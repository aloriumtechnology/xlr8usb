==> flow/design.v <==
module crc(
  input [0:0] data_in,
  input crc_en,
  output [15:0] crc_out,
  input rst,
  input clk);
  reg [15:0] lfsr_q,lfsr_c;
  assign crc_out = ~{lfsr_q[0], lfsr_q[1], lfsr_q[2], lfsr_q[3],lfsr_q[4], lfsr_q[5],lfsr_q[6], lfsr_q[7],
                     lfsr_q[8], lfsr_q[9], lfsr_q[10], lfsr_q[11], lfsr_q[12], lfsr_q[13], lfsr_q[14], lfsr_q[15]
                    };
  always @(*) begin
    lfsr_c[0] = lfsr_q[15] ^ data_in[0];
    lfsr_c[1] = lfsr_q[0];
    lfsr_c[2] = lfsr_q[1] ^ lfsr_q[15] ^ data_in[0];
    lfsr_c[3] = lfsr_q[2];
    lfsr_c[4] = lfsr_q[3];
    lfsr_c[5] = lfsr_q[4];
    lfsr_c[6] = lfsr_q[5];
    lfsr_c[7] = lfsr_q[6];
    lfsr_c[8] = lfsr_q[7];
    lfsr_c[9] = lfsr_q[8];
    lfsr_c[10] = lfsr_q[9];
    lfsr_c[11] = lfsr_q[10];
    lfsr_c[12] = lfsr_q[11];
    lfsr_c[13] = lfsr_q[12];
    lfsr_c[14] = lfsr_q[13];
    lfsr_c[15] = lfsr_q[14] ^ lfsr_q[15] ^ data_in[0];
  end  
  always @(posedge clk, posedge rst) begin
    if(rst) begin
      lfsr_q <= {16{1'b1}};
    end
    else begin
      lfsr_q <= crc_en ? lfsr_c : lfsr_q;
    end
  end  
endmodule  
module drv_usb(clk60,
                dp_o,
                dm_o,
                dout_en,
                idle,
                rst_n,
                full_speed,
                snd,
                cmd_done,
                dev_rst,
                stat,
                pid,
                addr,
                end_pt,
                data
             );
parameter MAX_CYCLES=4;  
input       clk60;
input       rst_n;
output      dp_o;
output      dm_o;
output      dout_en;
output      idle;
output      cmd_done;
input       full_speed;
input       snd;
input       dev_rst;
input       stat;
input[3:0]  pid;
input[6:0]  addr;
input[3:0]  end_pt;
input[63:0] data;
wire[3:0] pid;
reg[5:0]  clk_cycle;
reg[15:0] bit_cnt;
reg       dp_o;
reg       dm_o;
reg       dout_en;
reg       idle;
reg       do_sof;
reg       snd_pending;
reg       snd_clr;
reg[3:0]  sync_cnt;
reg[7:0]  cnt;
reg[5:0]  ones_cnt;
reg[15:0] sof_cnt;
reg       cmd_done;
reg       snd_r;
reg       dev_rst_r;
reg       stat_r;
reg[7:0]  sync_r;
reg[7:0]  sof_r;
reg[7:0]  pid_r;
reg[15:0] token_r;
reg[3:0]  end_pt_r;
reg[79:0] data_r;
reg[20:0]  dev_rst_cnt;
reg[14:0]  keep_alive_cnt;
reg[3:0]   state;
reg crc4;
reg crc3;
reg crc2;
reg crc1;
reg crc0;
reg[3:0] znt;
reg[5:0] pop_cnt;
parameter [3:0] IDLE     =0,
                SYNC     =1,
                PID      =2,
                ADDR     =3,
                END_PNT  =4,
                TOKEN    =5,
                DATA     =6,
                HAND_SHK =7,
                STOP     =8,
                DEV_RST  =9,
                STAT     =10,
                GO_SOF_D =12;
reg [7:0]  dznt;
reg [15:0] crc16_cap;
wire [15:0] crc16_out;
wire        crc_en;
always @(posedge clk60) begin
   if(~rst_n) begin
      pid_r     <=0;
      token_r   <= 0;
      end_pt_r  <=0;
      data_r    <= 80'h0;
      sync_r    <= 8'h80;
      sof_r     <= 8'hA5;   
      dev_rst_r <= 0;
      stat_r    <= 0;
   end else begin
      snd_r <= snd;
      if(snd==1) begin
         dev_rst_r <= dev_rst;
         pid_r    <= {~pid[3],~pid[2],~pid[1],~pid[0], pid[3],pid[2],pid[1],pid[0]};
         token_r  <= {5'h00 , end_pt, addr};
         data_r[63:0] <= data;
         stat_r       <= stat;
      end
      if(state==DEV_RST) begin
         dev_rst_r <= 0;
      end
      if(state==TOKEN && cnt==2) begin
         token_r[15:11] <= {crc0,crc1,crc2,crc3,crc4};
      end
   end
end
always @(posedge clk60) begin
   if(~rst_n) begin
      clk_cycle <= 0;
   end else begin
      clk_cycle <= (clk_cycle==MAX_CYCLES) ? 0 :clk_cycle+1;
   end
end
always @(posedge clk60) begin
   snd_pending <= (rst_n==0 || (snd_clr==1 && clk_cycle!= MAX_CYCLES) ) ? 0 : snd==1 ? 1 : snd_pending;
end
always @(posedge clk60) begin
   if(~rst_n) begin
      state    <= IDLE;
      snd_clr  <= 0; 
      sync_cnt <= 8;
      dout_en <= 0;
      dp_o <= 1;   
      dm_o <= 0;   
      cnt  <= 0;
      dev_rst_cnt <=0;
      keep_alive_cnt <=0;
      ones_cnt <= 0;
      idle <= 0;
      cmd_done <=0;
      do_sof <=0;
   end else begin
      snd_clr <= 0; 
      cmd_done <=0;
      if(clk_cycle==MAX_CYCLES) begin
         idle <= 0;
         case(state) 
           IDLE: begin
                    do_sof <= 0;
                    idle <= 1'b1;
                    keep_alive_cnt <= (keep_alive_cnt != 15'h2EDF) ? keep_alive_cnt+1 : 15'h2EDF;
                    if((keep_alive_cnt==15'h2EDF) && (snd_pending==0) && (snd_r ==0 )) begin
                       sof_cnt <= sof_cnt+1;
                       do_sof <=1;
                       state <= SYNC;
                       sync_cnt <= 0;
                       dout_en <= 1;
                    end
                    if( (snd_pending==1 || snd_r==1) && dev_rst_r==0 ) begin
                       state <= SYNC;
                       snd_clr <= 1; 
                       sync_cnt <= 0;
                       dout_en <= 1;
                    end
                    if( (snd_pending==1 || snd_r==1) && dev_rst_r==1 ) begin
                       state <= DEV_RST;
                       dev_rst_cnt <= 21'h2_77e4;  
                       snd_clr <= 1; 
                       dout_en <= 1;
                       dp_o <= 0;
                       dm_o <= 0;
                    end
                 end  
           SYNC: begin     
                    if(sync_r[sync_cnt]==0) begin
                       dout_en <= 1;
                       dp_o <= ~dp_o;
                       dm_o <= ~dm_o;
                    end
                    if(sync_cnt == 7 ) begin
                       cnt <= 0;
                       state<=PID;
                    end 
                    sync_cnt <= sync_cnt+1;
                 end  
           PID: begin
                   if((do_sof==0 && pid_r[cnt]==0) || (do_sof==1 && sof_r[cnt]==0) ) begin
                      dout_en <= 1;
                      dp_o <= ~dp_o;
                      dm_o <= ~dm_o;
                   end
                   if(cnt !=7) begin
                      cnt <= cnt+1; 
                   end else begin
                      cnt <= 0;
                      case({do_sof,pid_r[1:0]}) 
                        3'b000:  begin  
                                   state <= STOP;
                                end
                        3'b001:  begin  
                                   state <= TOKEN;
                                end
                        3'b010:  begin  
                                   state <= STOP;
                                end
                        3'b011:  begin  
                                   if(stat_r ==0) begin
                                      state <= DATA;
                                   end else begin
                                      state <= STAT;
                                   end
                                end
                        3'b100:  begin  
                                     state <= GO_SOF_D;
                                 end
                        3'b101:  begin  
                                     state <= GO_SOF_D;
                                 end
                        3'b110:  begin  
                                     state <= GO_SOF_D;
                                 end
                        3'b111:  begin  
                                     state <= GO_SOF_D;
                                 end
                      endcase
                   end
                end  
            TOKEN: begin
                      ones_cnt <= 0;
                      if(token_r[cnt]==0) begin
                         dout_en <= 1;
                         dp_o <= ~dp_o;
                         dm_o <= ~dm_o;
                      end
                      if(cnt !=  15) begin
                         cnt <= cnt+1;
                      end else begin
                         do_sof <= 0;
                         cnt  <= 0;
                         state <= STOP;
                      end
                   end 
            DATA: begin
                     ones_cnt[5:0] <= (cnt<64) ? {ones_cnt[4:0], data_r[cnt]} : {ones_cnt[4:0], crc16_cap[cnt-64]};
                     if((data_r[cnt]==0 && cnt<64) || (crc16_cap[cnt-64]==0 && cnt>=64) || (ones_cnt==6'h3f)) begin
                        dout_en <= 1;
                        dp_o <= ~dp_o;
                        dm_o <= ~dm_o;
                        ones_cnt <= 0;
                     end else begin
                       ones_cnt[5:0] <= (cnt<64) ? {ones_cnt[4:0], data_r[cnt]} : {ones_cnt[4:0], crc16_cap[cnt-64]};
                     end
                     if(cnt !=  79 )begin
                        if(ones_cnt!=6'h3f ) begin
                           cnt <= cnt+1;
                        end
                     end else begin
                        cnt  <=0;
                        state <= STOP;
                     end
                  end 
            HAND_SHK: begin
                      end
             STOP: begin
                        cnt <= cnt+1;
                        case(cnt) 
                           0: begin
                                 dout_en <= 1;
                                 dp_o <= 0;
                                 dm_o <= 0;
                              end
                           1: begin
                                 keep_alive_cnt <=0;
                                 dout_en <= 1;
                                 dp_o <= 1;   
                                 dm_o <= 0;   
                              end
                           2: begin
                                 keep_alive_cnt <=0;
                                 dout_en <= 1;
                                 dp_o <= 1;   
                                 dm_o <= 0;   
                              end
                           3: begin
                                 keep_alive_cnt <=0;
                                 dout_en <= 1;
                                 dp_o <= 1;   
                                 dm_o <= 0;   
                              end
                           4: begin
                                 keep_alive_cnt <=0;
                                 dout_en <= 0;
                                 dp_o <= 1;   
                                 dm_o <= 0;   
                              end
                           5: begin
                                 cmd_done <=1;
                                 cnt <= 0;
                                 state <= IDLE;
                              end
                        endcase
                   end
             DEV_RST: begin
                         dev_rst_cnt <= (dev_rst_cnt!=0) ? dev_rst_cnt-1: 0;
                         dout_en  <= 1;
                         dp_o     <= 0;  
                         dm_o     <= 0;
                         cmd_done <= 0;
                         if(dev_rst_cnt==1) begin
                            cnt      <= 0;
                            cmd_done <=1;
                            state    <= IDLE;
                         end
                         if(dev_rst_cnt<3) begin
                            keep_alive_cnt <=0;
                            cnt     <= 0;
                            dout_en <= 0;
                            dp_o    <= 1;  
                            dm_o    <= 0;  
                         end
                      end 
            STAT: begin
                     dout_en <= 1;
                     dp_o <= ~dp_o;
                     dm_o <= ~dm_o;
                     if(cnt !=  15) begin
                        cnt <= cnt+1;
                     end else begin
                        cnt  <=0;
                        state <= STOP;
                     end
                  end
            GO_SOF_D: begin
                         do_sof <= 0;
                         ones_cnt[5:0] <= {ones_cnt[4:0], sof_cnt[cnt]};
                         if(cnt==3) sof_cnt[15:11] <= {crc0,crc1,crc2,crc3,crc4};
                         if( (sof_cnt[cnt]==0 )  || (ones_cnt==6'h3f)) begin
                            dout_en <= 1;
                            dp_o <= ~dp_o;
                            dm_o <= ~dm_o;
                            ones_cnt <= 0;
                         end else begin
                           ones_cnt[5:0] <= {ones_cnt[4:0], sof_cnt[cnt]} ;
                         end
                         if(cnt < 16   )begin
                            if(ones_cnt!=6'h3f ) begin
                               cnt <= cnt+1;
                            end
                         end else begin
                            dp_o <= 0;
                            dm_o <= 0;
                            cnt  <=0;
                            state <= STOP;
                         end
                      end
         endcase
      end  
   end
end
wire crc_in = (state!= GO_SOF_D ) ? token_r[znt] : sof_cnt[znt] ;
always @(posedge clk60) begin
   if( state==TOKEN || state==GO_SOF_D ) begin
      pop_cnt <= {pop_cnt[4:0], crc_in};
      if( znt != 11) begin
         crc4 <= crc3;
         crc3 <= crc2;
         crc2 <= ~(crc1 ^ crc4 ^ crc_in);
         crc1 <= crc0;
         crc0 <= crc4 ^ crc_in;
       end
      znt <= (znt!=11) ? znt+1 : 11;
   end else begin
      pop_cnt <= 6'h01;   
      znt <= 0;
      crc4 <= 0;
      crc3 <= 0;
      crc2 <= 0;
      crc1 <= 0;
      crc0 <= 0;
   end
end
always @(posedge clk60) begin
   case(state) 
       DATA: begin
                dznt <= (dznt!=64) ? dznt+1 : 64;
                if(dznt==64) crc16_cap <= crc16_out;
             end
      GO_SOF_D: begin
                   dznt <= (dznt!=11) ? dznt+1 : 11;
                   if(dznt==11) crc16_cap <= crc16_out;
                end
      default: begin
                  dznt <= 0;
                  crc16_cap <=0;
               end
   endcase
end
assign crc_en = ((dznt>=0 && dznt<=63) && state==DATA) ? 1'b1 : 
                ((dznt>=0 && dznt<=10) && state==GO_SOF_D ) ? 1'b1 : 1'b0 ;
crc crc_inst(.clk (clk60),
          .crc_en (crc_en),
          .crc_out (crc16_out),
          .rst     (state==PID && cnt==2),
          .data_in (data_r[dznt])
         );
endmodule
Reports on drv_usb
The steps from the RTL of drv_usb to its reports follow in flow order. Line numbers count from 1 in the design file above. Operators carry their Yosys type and port widths (W data, S select, Z words). Library cell names are shortened. A cell with - has no value.

Design top: drv_usb. Clock input: clk60. Standard-cell library: sky130hd. Corner: tt_025C_1v80.

Word-level counts
Counts by Yosys on the flattened word-level netlist (proc, flatten, opt, wreduce; memories kept). Register bits leave out memories and registers merged into their read ports (data or address). Print and check cells are left out. Cells with the same type and inputs are merged into one.

The entry for flip-flop bits (word level) reads 228. For bits in latches the number is 0. Memory bits (writable): 0. The figure for ROM bits is 0. Word width x clocked read ports: 0. Memories: 0. The figure for input port bits is 85. The entry for output and inout bits reads 5. Under cells after elaboration stands 299.

The figure for $add $sub $neg is 9. $mul: 0. Under divide/modulo/power cells stands 0. The entry for magnitude comparators reads 7. For equal/unequal tests the number is 64. Shifts and indexed selects: 10. The figure for multiplexer cells is 90. The figure for bitwise logic cells is 26. Reductions and logical operators: 59.

Operators with widths (number): $shiftx A80 B8 Y1 (2); $mux W8 (11); $pmux W8 S7 (1); $mux W4 (14); $pmux W15 S3 (1); $mux W15 (3); $pmux W21 S2 (1); $mux W21 (2); $ne A2 B2 Y1 const B (20); $mux W1 (35); $shiftx A16 B4 Y1 (2); $shiftx A16 B8 Y1 (2); $pmux W16 S2 (1); $pmux W4 S8 (1); $mux W16 (2); $reduce_and A9 Y1 (3); $pmux W1 S9 (3); $sub A21 B1 Y21 const B (1); $eq A21 B1 Y1 const B (1); $lt A21 B2 Y1 const B (1); $reduce_bool A21 Y1 (1); $mux W5 (4); $pmux W6 S3 (1); $not A1 Y1 (17); $add A16 B1 Y16 const B (1); $shiftx A16 B9 Y1 (1); $not A16 Y16 (1); $eq A4 B4 Y1 const B (4).

Other operator kinds: 62; their cells: 128.

Longest topological paths
Yosys ltp: most cells in a row. Word level: on the elaborated netlist, between registers, memories and ports. Mapped: between sequential cells and ports; inverters and the memories' decode and read muxes count.

Under word-level depth stands 8. Under ABC_AREA stands 1. The entry for gate-level depth with buffers reads 19. The entry for depth with buffers taken out reads 17.

Synthesis result
Yosys stat after the flow's synthesis: flattened, memories mapped to cells. It holds for the ABC_AREA given above (unset counts as 0); a run with the other value may have another netlist.

The entry for cell count reads 1830. The entry for chip area (Yosys) reads 12637.1 sq um. For sequential area the number is 5094.9 sq um. The figure for mapped flip-flops is 233. The figure for buffers is 90.

Cell types: dfxtp_1 (number 184, total area 3.68E+03 sq um); nand2_1 (number 400, total area 1501.44 sq um); edfxtp_1 (number 33, total area 990.95 sq um); nor2_1 (number 233, total area 874.589 sq um); o21ai_0 (number 162, total area 810.778 sq um); nand3_1 (number 155, total area 775.744 sq um); a21oi_1 (number 149, total area 745.715 sq um); inv_1 (number 182, total area 683.155 sq um); dfstp_2 (number 16, total area 420.403 sq um); xor2_1 (number 27, total area 236.477 sq um); ha_1 (number 16, total area 200.192 sq um); clkbuf_1 (number 45, total area 168.912 sq um); o211ai_1 (number 20, total area 150.144 sq um); buf_2 (number 28, total area 140.134 sq um); nor3_1 (number 27, total area 135.13 sq um); nand4_1 (number 18, total area 112.608 sq um); buf_6 (number 8, total area 90.086 sq um); xnor2_1 (number 8, total area 70.067 sq um).

Not listed: further types 37, cells in them 119.

Worst setup path after synthesis
Source: OpenSTA report_checks on the synthesized netlist (no wires, ideal clock, input and output delay 20% of the period each), path of least setup slack; recovery checks are left aside. Register names are those of the netlist, which keeps one name where synthesis merged equal registers.

Path kind: register -> register. Start: register dznt[1]. End: register crc16_cap[0]. Clock period: 4210 ps. For setup time the number is 399 ps. The figure for time at the first pin is 0 ps. Arrival: 1909 ps. For data required time the number is 3811 ps. For path slack the number is 1902 ps. For delay of the path the number is 2308 ps. The figure for driving pins on the path is 7. The entry for buffers on the path reads 2. Under period reached after synthesis stands 2308 ps.

"delay of the path" = arrival - input delay + setup time. "driving pins on the path" counts driving pins, that of a launching flip-flop among them; a cell with two outputs on the path counts twice. "period reached after synthesis" is the clock period less the worst setup slack; recovery checks do not enter. This is arithmetic on one report: input and output delays are still those of the set period (20% each). Between the ends stands the longest chain of elaborated cells between them, by number of cells; it is not shown to be the way that was timed. Of several equally long chains one is given. A line is the first line of the expression or statement that the cell stems from. Yosys adds cells for indexed reads and writes and turns some case tables into memories. A register here has more assigning lines than the two given. Only ways into the end's enable, where the timed path ends, are counted here.

Cells stage by stage: dfxtp_1 -> buf_2 -> inv_2 -> buf_4 -> ha_1 -> a31oi_1 -> a21oi_1. The figure for cells in the longest elaborated chain is 3. For elaborated cells on any way between the ends the number is 5. The figure for RTL lines with such cells is 2. Classes of those cells: eq/ne: 4; reduce/logical: 1.

RTL lines, path post-synthesis: start: declaration (RTL line 116) `reg [7:0]  dznt;`; start: assignment (RTL line 415) `dznt <= (dznt!=64) ? dznt+1 : 64;`; start: assignment (RTL line 419) `dznt <= (dznt!=11) ? dznt+1 : 11;`; $eq A8 B4 Y1 (RTL line 420) `if(dznt==11) crc16_cap <= crc16_out;`; $ne A2 B2 Y1; $reduce_and A2 Y1; end: assignment (RTL line 416) `if(dznt==64) crc16_cap <= crc16_out;`; end: assignment (RTL line 420); end: declaration (RTL line 117) `reg [15:0] crc16_cap;`.

Timing after layout
Path of least setup slack in the final report of entry B (OpenROAD, finished layout, wires in). Where an end is a register, its clock arrival counts in the times. The report prints the path's times to 10 ps; the period is as set.

Path kind: input -> register. Start: input port snd. End: register pid_r[7]. Clock period: 4000 ps. For external input delay the number is 800 ps. For setup time the number is 70 ps. The figure for time at the first pin is 800 ps. Arrival: 3190 ps. For data required time the number is 4470 ps. For path slack the number is 1280 ps. The figure for driving pins on the path is 6. The entry for buffers on the path reads 3.

Cells stage by stage: clkdlybuf4s50_1 -> inv_1 -> clkbuf_1 -> clkbuf_1 -> nand2_1 -> a21oi_1.

RTL lines, path after layout: start: declaration (RTL line 63) `input       snd;`; end: assignment (RTL line 122) `pid_r     <=0;`; end: assignment (RTL line 134) `pid_r    <= {~pid[3],~pid[2],~pid[1],~pid[0], pid[3],pid[2],pid[1],pid[0]};`; end: declaration (RTL line 90) `reg[7:0]  pid_r;`.

No chain of elaborated cells between the ends is given.

Record of 2 stored runs of the RTL-to-layout flow on drv_usb, platform sky130hd. The runs are unordered. Constraints: input delay and output delay 20% of the set period each, output load 0.01 pF. "time of the worst setup path": the worst setup path's part of the clock period (all of it between registers, 20% less for each end at a port) less its slack. A launch clock that arrives late makes it longer, a capture clock that arrives late makes it shorter. "total design power" rests on the timing tool's default activity at the inputs, not on a simulated workload. "time of the worst setup path" is known to 10 ps.

Entry A has these settings: period_ns 3.46; CORE_UTILIZATION 62; CORE_ASPECT_RATIO 1.53; CELL_PAD_IN_SITES_GLOBAL_PLACEMENT 3; CELL_PAD_IN_SITES_DETAIL_PLACEMENT 1; GPL_TIMING_DRIVEN 1; GPL_ROUTABILITY_DRIVEN 1; CTS_CLUSTER_DIAMETER 57; MAX_ROUTING_LAYER met5; CAP_MARGIN 20; CORE_MARGIN 2; SLEW_MARGIN 20. Outcome: did not finish, placement stopped with GPL-0301.

Entry B has these settings: period_ns 4.0; CORE_UTILIZATION 35; SETUP_SLACK_MARGIN -0.35; HOLD_SLACK_MARGIN 0.2; CORE_ASPECT_RATIO 0.51; ABC_AREA 1; GPL_TIMING_DRIVEN 0; SLEW_MARGIN 15; MAX_ROUTING_LAYER met5; CAP_MARGIN 20; CORE_MARGIN 2. For the cell area after synthesis the run shows 12637.1 sq um. The die outline area reads 37729.5 sq um. The std-cell area (final layout) comes to 14943.1 sq um. The post-layout utilization comes to 42.2 %. For the worst setup slack after layout the run shows 1279 ps. The final setup TNS is 0 ps. The worst hold slack after layout is 404 ps. The total design power is 0.005307 W. The time of the worst setup path comes to 1920 ps. Worst setup path kind: input -> register.
