==> flow/design.v <==
module rcv_usb(clk60,   
               rst_n,
               dp,
               dm,
               full_speed,
               data_out,
               d_v,
               nack,
               ack,
               stall,
               err,
               usb_rst,
               s_time,
               pid0,
               pid1,
               pid2,
               pid3
              );
parameter MAX_CYCLES=4;
input         clk60;   
input         rst_n;
input         dp;
input         dm;
input         full_speed;
output[63:0]  data_out   ;
output        d_v;
output        nack;
output        stall;
output        ack;
output        err;
output        usb_rst;
output        s_time;
output        pid0;
output        pid1;
output        pid2;
output        pid3;
reg[63:0] data_out;
reg       d_v;
reg       nack;
reg       ack;
reg       stall;
reg       err;
reg       usb_rst;
reg[3:0]  pid  ;
reg[79:0] cap_data    ;
reg[15:0] crc_data ;
reg[6:0]  cap_cnt;
reg[6:0]  cap_crc_cnt;
reg[5:0]  ones_cnt;
reg[6:0]  data_cnt  ;
reg       xfer_done;
reg       data_start;
wire      cap_active;
reg[6:0]  addr;
reg[3:0]  end_pt;
reg[7:0] sync_bits;
reg[5:0] cycle_time;
wire     new_xfer;
reg       sample0;
reg       sample1;
reg       usb_data;
reg[15:0] bit_cnt;
always @(posedge clk60) begin
  if(!rst_n) begin
     data_out <= 64'h0;
     d_v      <= 0;
     nack     <= 0; 
     stall    <= 0;
     ack      <= 0; 
     err      <= 0;
  end else begin
     if(xfer_done==1) begin
        data_out <= (data_cnt=='h56) ? cap_data[63:0] : {32'h0, cap_data[63:32]};
        d_v      <= (pid == 3 || pid==11);   
        ack      <=  pid == 2;                 
        nack     <=  pid == 10;                
        stall    <=  pid == 14;                
        err      <=  0;
     end else begin
        d_v  <=  0;
        ack  <=  0;
        nack <=  0;
        stall <= 0;
        err  <=  0;
     end
  end
end
reg  dp_d,dp_d1,dp_d2,dp_d3;
reg  dm_d,dm_d1,dm_d2,dm_d3;
reg  pre_xfer_active;
reg  pre_xfer_active1;
reg  xfer_active;
reg  xxfer_active;
reg  xfer_active_dly;
reg xfer_start;
reg [21:0] usb_rst_cnt;
always @(posedge clk60) begin
   if(!rst_n) begin
      usb_rst <= 0;
      usb_rst_cnt <= 0;
   end else begin
      usb_rst <= (usb_rst_cnt >= 22'h325AA0) ? 1'b1 : 1'b0;   
      if( dp_d2 == 0 && dm_d2==0) begin 
         usb_rst_cnt <= (usb_rst_cnt != 22'h325AA0) ? usb_rst_cnt+1 : 22'h325AA0;
      end else begin
         usb_rst_cnt <= 0;
      end
   end  
end
always @(posedge clk60) begin
   xfer_start  <=  dp_d2==0 && dm_d2==1 && (dp_d3 != dp_d2 )&& xfer_active==0 && rst_n==1;
end
assign s_time = cycle_time==1;
assign pid0 = ^sync_bits;
assign pid1 = 0;  
assign pid2 = xxfer_active;
assign pid3 = cycle_time[5];
always @(posedge clk60) begin
  dm_d3 <= dm_d2;
  dm_d2 <= dm_d1;
  dm_d1 <= dm_d;
  dm_d  <= dm;
  dp_d3 <= dp_d2;
  dp_d2 <= dp_d1;
  dp_d1 <= dp_d;
  dp_d  <= dp;
end
always @(posedge clk60) begin
  xfer_active_dly <=  xfer_active;
  if(!rst_n) begin
     pre_xfer_active <= 0;
     xfer_active_dly <=0;
     pre_xfer_active <= 0;
     pre_xfer_active1 <= 0;
  end else begin
     xfer_active <= xfer_start            ? 1'b1 : ((dp_d2==0 && dm_d2==0) && (cycle_time==1) )  ? 0 : xfer_active;
     xxfer_active <= (sync_bits[4:0]==1 ) ? 1'b1 : ((dp_d2==0 && dm_d2==0) && (cycle_time==1) )  ? 0 : xxfer_active;
  end
end
assign   new_xfer = (dp_d2 != dp_d3);
always @(posedge clk60) begin
   if(!rst_n) begin
      cycle_time <= 0 ;
      sync_bits <= 255;
   end else begin
      cycle_time <= (xfer_start || (xfer_active==1 && cycle_time>=MAX_CYCLES) || new_xfer ) ? 0 : (xfer_active==0) ? MAX_CYCLES : cycle_time+1;
      sync_bits <= (bit_cnt>10) ? 255 : (s_time==1) ? {sync_bits[6:0], (dp_d2== sample0 && dm_d2==sample1 && dp_d2 != dm_d2)  } :  sync_bits;
   end
end
always @(posedge clk60) begin
  bit_cnt <=   xxfer_active==0 ? 8 : ( cycle_time==2 ) ? bit_cnt+1 : bit_cnt;
  if( cycle_time==1 ) begin
     sample0 <= dp_d2;
     sample1 <= dm_d2;
     usb_data <= (dp_d2== sample0 && dm_d2==sample1 && dp_d2 != dm_d2) ? 1 : 0;
  end 
end
wire   sync;
wire   pid0;
wire   pid1;
wire   pid2;
wire   pid3;
always @(posedge clk60) begin
  if(cycle_time==1) begin
     if(bit_cnt<9) begin
        pid    <=0;
        addr   <=0;
        end_pt <=0;
     end else begin
        if(bit_cnt==9  ) pid[0] <= usb_data;
        if(bit_cnt==10 ) pid[1] <= usb_data;
        if(bit_cnt==11 ) pid[2] <= usb_data;
        if(bit_cnt==12 ) pid[3] <= usb_data;
        if(bit_cnt==17 && pid[1:0]==2'b01) addr[0] <= usb_data;
        if(bit_cnt==18 && pid[1:0]==2'b01) addr[1] <= usb_data;
        if(bit_cnt==19 && pid[1:0]==2'b01) addr[2] <= usb_data;
        if(bit_cnt==20 && pid[1:0]==2'b01) addr[3] <= usb_data;
        if(bit_cnt==21 && pid[1:0]==2'b01) addr[4] <= usb_data;
        if(bit_cnt==22 && pid[1:0]==2'b01) addr[5] <= usb_data;
        if(bit_cnt==23 && pid[1:0]==2'b01) addr[6] <= usb_data;
        if(bit_cnt==24 && pid[1:0]==2'b01) end_pt[0] <= usb_data;
        if(bit_cnt==25 && pid[1:0]==2'b01) end_pt[1] <= usb_data;
        if(bit_cnt==26 && pid[1:0]==2'b01) end_pt[2] <= usb_data;
        if(bit_cnt==27 && pid[1:0]==2'b01) end_pt[3] <= usb_data;
     end
  end
end
assign cap_active =  xfer_active==1 && ( pid==3 || pid== 11) &&  (cycle_time==1 ) &&
                     (bit_cnt>='h11 && bit_cnt<='h61 );
always @(posedge clk60) begin
  if(!rst_n || bit_cnt<9) begin
     xfer_done <= 0;
     data_start <= 0;
     cap_data[79:0] <= 80'hffffffffffffffffffff;
     crc_data <= 16'h0000;
     ones_cnt <= 6'h00; 
     data_cnt <= 7'h00;
  end else begin
     if( xfer_active==1 && ( pid==3 || pid== 11) &&  (cycle_time==1) ) begin
        ones_cnt[5:0]  <= { ones_cnt[4:0], usb_data };
        cap_data[79:0] <= ( bit_cnt>='h11 && ones_cnt!=6'h3f ) ? {usb_data, cap_data[79:1] } : cap_data[79:0];
        if(ones_cnt!=6'h3f) data_cnt <= data_cnt+1;
        crc_data[15:0] <= (bit_cnt>='h51 && bit_cnt<='h60 ) ? {usb_data, crc_data[15:1] } : crc_data[15:0];
     end
     xfer_done    <=  (xfer_active==0 && xfer_active_dly==1 )  ?  1'b1 : 1'b0;
     data_start <= (( xfer_active==1 && ( pid==3 || pid== 11) &&  cycle_time==1 ) &&  bit_cnt== 14 ) ?  1'b1 : 1'b0;
  end
end
endmodule
# Step by step through the tools: rcv_usb
# What the tools print for rcv_usb, step after step.
# Lines are those of the file above, counted from 1.
# Operators: Yosys type, input widths -> output width; for muxes data width and select width s.
# Cell names lack the library's common part.
# Not given: --
dict set report inputs {
  design {rcv_usb}
  clock {clk60}
  cell_library {sky130hd}
  corner {tt_025C_1v80}
}

# Word-level counts
# Counts by Yosys on the flattened word-level netlist (proc, flatten, opt, wreduce; memories kept). Register bits leave out memories and registers merged into their read ports (data or address). Print and check cells are left out.
dict set report word_totals {
  reg_bits 233
  inputBits 5
  output_inout_bits 75
  wordCells 114
}
dict set report op_classes {
  add_sub_neg 4
  n_cmp 5
  equal 20
  mux 12
  n_logic 4
  reduce_and_logical 35
}
# op n
set ops {}
lappend ops {{$eq 16x4->1 const B} 4}
lappend ops {{$mux 64} 1}
lappend ops {{$add 22x1->22 const B} 1}
lappend ops {{$ge 22x22->1 const B} 1}
lappend ops {{$ne 22x22->1 const B} 1}
lappend ops {{$mux 22} 1}
lappend ops {{$add 16x1->16 const B} 1}
lappend ops {{$gt 16x4->1 const B} 1}
lappend ops {{$lt 16x4->1 const B} 1}
lappend ops {{$ge 16x5->1 const B} 1}
lappend ops {{$reduce_and 2->1} 8}
lappend ops {{$logic_and 1x1->1} 13}
lappend ops {{$eq 4x4->1 const B} 3}
lappend ops {{$mux 1} 9}
lappend ops {{$reduce_bool 2->1} 4}
lappend ops {{$eq 4x2->1 const B} 2}
lappend ops {{$reduce_xor 8->1} 1}
lappend ops {{$add 7x1->7 const B} 1}
lappend ops {{$eq 7x7->1 const B} 1}
lappend ops {{$add 6x1->6 const B} 1}
lappend ops {{$eq 6x1->1 const B} 1}
lappend ops {{$eq 6x2->1 const B} 1}
lappend ops {{$ge 6x3->1 const B} 1}
lappend ops {{$ne 6x6->1 const B} 1}
lappend ops {{$eq 5x1->1 const B} 1}
lappend ops {{$logic_or 1x1->1} 4}
lappend ops {{$not 1->1} 4}
lappend ops {{$reduce_or 2->1} 2}
# Other operator kinds: 6; their cells: 9.

# Depth
# Longest topological path by Yosys (ltp), each cell counted once; first at word level (registers and memories cut), then after technology mapping (sequential cells cut; the memories' decode and read muxes count).
dict set report logic_depth {
  word_depth 5
  abc_area 0
  ltp_mapped 8
  ltp_nobuf 6
}

# Netlist
# The flow's flattened synthesis, as Yosys stat reports it; memories are mapped. The netlist is that of the ABC_AREA named above (0 if unset); the other value can give another one.
# The area totals of this step are shown rounded.
# type n area_total_um2
set by_type {}
lappend by_type {dfxtp_1 224 4.48E+03}
lappend by_type {o31ai_1 66 495.475}
lappend by_type {o211ai_1 62 465.446}
lappend by_type {nand2_1 109 409.142}
lappend by_type {a21oi_1 65 325.312}
lappend by_type {inv_1 82 307.795}
lappend by_type {nand3_1 59 295.283}
lappend by_type {a311oi_1 33 289.027}
lappend by_type {edfxtp_1 9 270.259}
lappend by_type {nor2_1 62 232.723}
lappend by_type {clkbuf_1 59 221.462}
lappend by_type {nand2b_1 35 218.96}
lappend by_type {ha_1 16 200.192}
lappend by_type {a211o_1 22 192.685}
lappend by_type {xnor2_1 21 183.926}
lappend by_type {a31oi_1 22 137.632}
lappend by_type {or4_1 15 112.608}
lappend by_type {buf_2 22 110.106}
# Other cell types: 35; their cells: 112.
dict set report mapped {
  stdcells 1095
  area_um2 9793
  seq_area_um2 4755
  ff_cells 233
  buf_cells 91
}

# Worst setup path after synthesis
# OpenSTA on the mapped netlist: ideal clock, no wires. The path of least setup slack (recovery checks aside). Input and output delay are each 20% of the period. Register names are those of the netlist, which keeps one name where synthesis merged equal registers.
dict set report synth_timing {
  path_kind {reg-to-reg}
  from {register bit_cnt[1]}
  to {register cap_data[20]}
  tclk_ps 2330
  setup_ps 120
  t_first_pin_ps 0
  arrival_ps 1810
  t_required_ps 2210
  path_slack_ps 401
  path_delay_ps 1930
  stages 9
  n_path_buf 2
  synth_period_reached_ps 1929
}
# "path_delay_ps" = arrival - input delay + setup time.
# "stages": output pins that drive a net of the path, with the launching flip-flop's if there is one; two outputs of one cell count as two.
# "synth_period_reached_ps" = period - worst setup slack (recovery checks aside). The figure is calculated, with input and output delays left at 20% of the set period.
# Between the ends stands the longest chain of elaborated cells between them, by number of cells; it is not shown to be the way that was timed. Of several equally long chains one is given.
# Each line given opens the expression or statement behind the cell; cells for indexed reads and writes are added by Yosys, which also makes memories of some case tables.
dict set report synth_between {
  cell_sequence {dfxtp_1 > inv_1 > ha_1 > nor4b_2 > o2111a_1 > buf_2 > nor3_2 > buf_2 > a211o_1}
  elab_chain_cells 3
  cells_between 5
  cone_classes {compare: 2; reduce/logical: 3}
}
# element line_no
set synth_rtl {}
lappend synth_rtl {{start, declared} 62} ;# reg[15:0] bit_cnt;
lappend synth_rtl {{start, assigned} 151} ;# bit_cnt <=   xxfer_active==0 ? 8 : ( cycle_time==2 ) ? bit_cnt+1 : bit_cnt;
lappend synth_rtl {{$ge 16x5->1} 201} ;# cap_data[79:0] <= ( bit_cnt>='h11 && ones_cnt!=6'h3f ) ? {usb_data, cap_data[79:1] } : cap_data[79:0];
lappend synth_rtl {{$logic_and 1x1->1} 201}
lappend synth_rtl {{$reduce_and 2->1} --}
lappend synth_rtl {{end, assigned} 194} ;# cap_data[79:0] <= 80'hffffffffffffffffffff;
lappend synth_rtl {{end, assigned} 201}
lappend synth_rtl {{end, declared} 45} ;# reg[79:0] cap_data    ;

# Path in the finished layout
# Path of least setup slack in the final report of job 1 (OpenROAD, finished layout, wires in). Where an end is a register, its clock arrival counts in the times.
# The report prints the path's times to 10 ps; the period is as set.
dict set report layout_timing {
  path_kind {reg-to-output}
  from {register sync_bits[1]}
  to {output pid0}
  tclk_ps 2230
  out_delay_ps 450
  t_first_pin_ps 510
  arrival_ps 1730
  t_required_ps 1780
  path_slack_ps 50
  stages 7
  n_path_buf 1
}
# Between the ends stands the longest chain of elaborated cells between them, by number of cells; it is not shown to be the way that was timed. Of several equally long chains one is given.
dict set report layout_between {
  cell_sequence {dfxtp_2 > inv_2 > ha_4 > xnor2_2 > xnor2_2 > xnor2_1 > buf_2}
  elab_chain_cells 1
  cells_between 1
  cone_lines 1
  cone_classes {reduce/logical: 1}
}
# element line_no
set layout_rtl {}
lappend layout_rtl {{start, declared} 56} ;# reg[7:0] sync_bits;
lappend layout_rtl {{start, assigned} 144} ;# sync_bits <= 255;
lappend layout_rtl {{start, assigned} 147} ;# sync_bits <= (bit_cnt>10) ? 255 : (s_time==1) ? {sync_bits[6:0], (dp_d2== sample0 && dm_d2==sample1 && dp_d2 ! ...
lappend layout_rtl {{$reduce_xor 8->1} 114} ;# assign pid0 = ^sync_bits;
lappend layout_rtl {{end, declared} 33} ;# output        pid0;

--- measured runs ---
Stored flow runs of rcv_usb (2 of them; Yosys, OpenROAD, sky130hd). They differ in their settings and are not a sequence. Constraints: input delay and output delay 20% of the set period each, output load 0.01 pF.
"period_reached_ps": clock period set for the run, less the worst setup slack. It is reckoned from that one timing run; input and output delays stay at 20% of the period that was set.
"worstPathTime_ps": the worst setup path's part of the clock period (all of it between registers, 20% less for each end at a port) less its slack. A launch clock that arrives late makes it longer, a capture clock that arrives late makes it shorter.
"power.total_w" rests on the timing tool's default activity at the inputs, not on a simulated workload.
"worstPathTime_ps" is given in steps of 10 ps.
The measured numbers are rounded.

[flow] job 1: files
==> flow/run.sh <==
#!/bin/bash
# the make line also repeats the synthesis and layout settings of config.mk as NAME=value (left out here)
make -C /OpenROAD-flow-scripts/flow DESIGN_CONFIG=/design/flow/config.mk WORK_HOME=/design/flow/orfs CLKGATE_MAP_FILE= finish
==> flow/config.mk <==
export PLATFORM = sky130hd
export DESIGN_NAME = rcv_usb
export DESIGN_NICKNAME = rcv_usb
export VERILOG_FILES = /design/flow/design.v
export SDC_FILE = /design/flow/constraint.sdc
export NUM_CORES = 4
export LEC_CHECK = 0
export CAP_MARGIN = 5
export CORE_MARGIN = 4
export CORE_UTILIZATION = 53
export GPL_ROUTABILITY_DRIVEN = 0
export MAX_ROUTING_LAYER = met5
export MIN_ROUTING_LAYER = met2
export PLACE_DENSITY = 0.45
export SETUP_SLACK_MARGIN = 0.17
export SLEW_MARGIN = 20
==> flow/constraint.sdc <==
create_clock -name core_clock -period 2.23 [get_ports {clk60}]
set_input_delay 0.4460 -clock core_clock [delete_from_list [all_inputs] [get_ports {clk60}]]
set_output_delay 0.4460 -clock core_clock [all_outputs]
set_load 0.01 [all_outputs]

[flow] job 1: metrics
[metrics] worst_setup_slack_ps = 54
[metrics] period_reached_ps = 2176
[metrics] cell_area_final_um2 = 12150
[metrics] final_die_area_um2 = 20720
[metrics] power.total_w = 0.008326
[metrics] setupTns_ps = 0
[metrics] synthesis_area_um2 = 9793
[metrics] worstPathTime_ps = 1730
[metrics] path_kind = reg-to-output

[flow] job 2: files
==> flow/run.sh <==
#!/bin/bash
# the make line also repeats the synthesis and layout settings of config.mk as NAME=value (left out here)
make -C /OpenROAD-flow-scripts/flow DESIGN_CONFIG=/design/flow/config.mk WORK_HOME=/design/flow/orfs CLKGATE_MAP_FILE= finish
==> flow/config.mk <==
export PLATFORM = sky130hd
export DESIGN_NAME = rcv_usb
export DESIGN_NICKNAME = rcv_usb
export VERILOG_FILES = /design/flow/design.v
export SDC_FILE = /design/flow/constraint.sdc
export NUM_CORES = 4
export LEC_CHECK = 0
export CAP_MARGIN = 20
export CORE_MARGIN = 2
export CORE_UTILIZATION = 40
export SETUP_SLACK_MARGIN = 0.13
export SLEW_MARGIN = 20
==> flow/constraint.sdc <==
create_clock -name core_clock -period 2.41 [get_ports {clk60}]
set_input_delay 0.4820 -clock core_clock [delete_from_list [all_inputs] [get_ports {clk60}]]
set_output_delay 0.4820 -clock core_clock [all_outputs]
set_load 0.01 [all_outputs]

[flow] job 2: metrics
[metrics] worst_setup_slack_ps = 147
[metrics] period_reached_ps = 2263
[metrics] cell_area_final_um2 = 11840
[metrics] final_die_area_um2 = 25750
[metrics] power.total_w = 0.007807
[metrics] setupTns_ps = 0
[metrics] synthesis_area_um2 = 9793
[metrics] worstPathTime_ps = 1780
[metrics] path_kind = reg-to-output
--- end ---
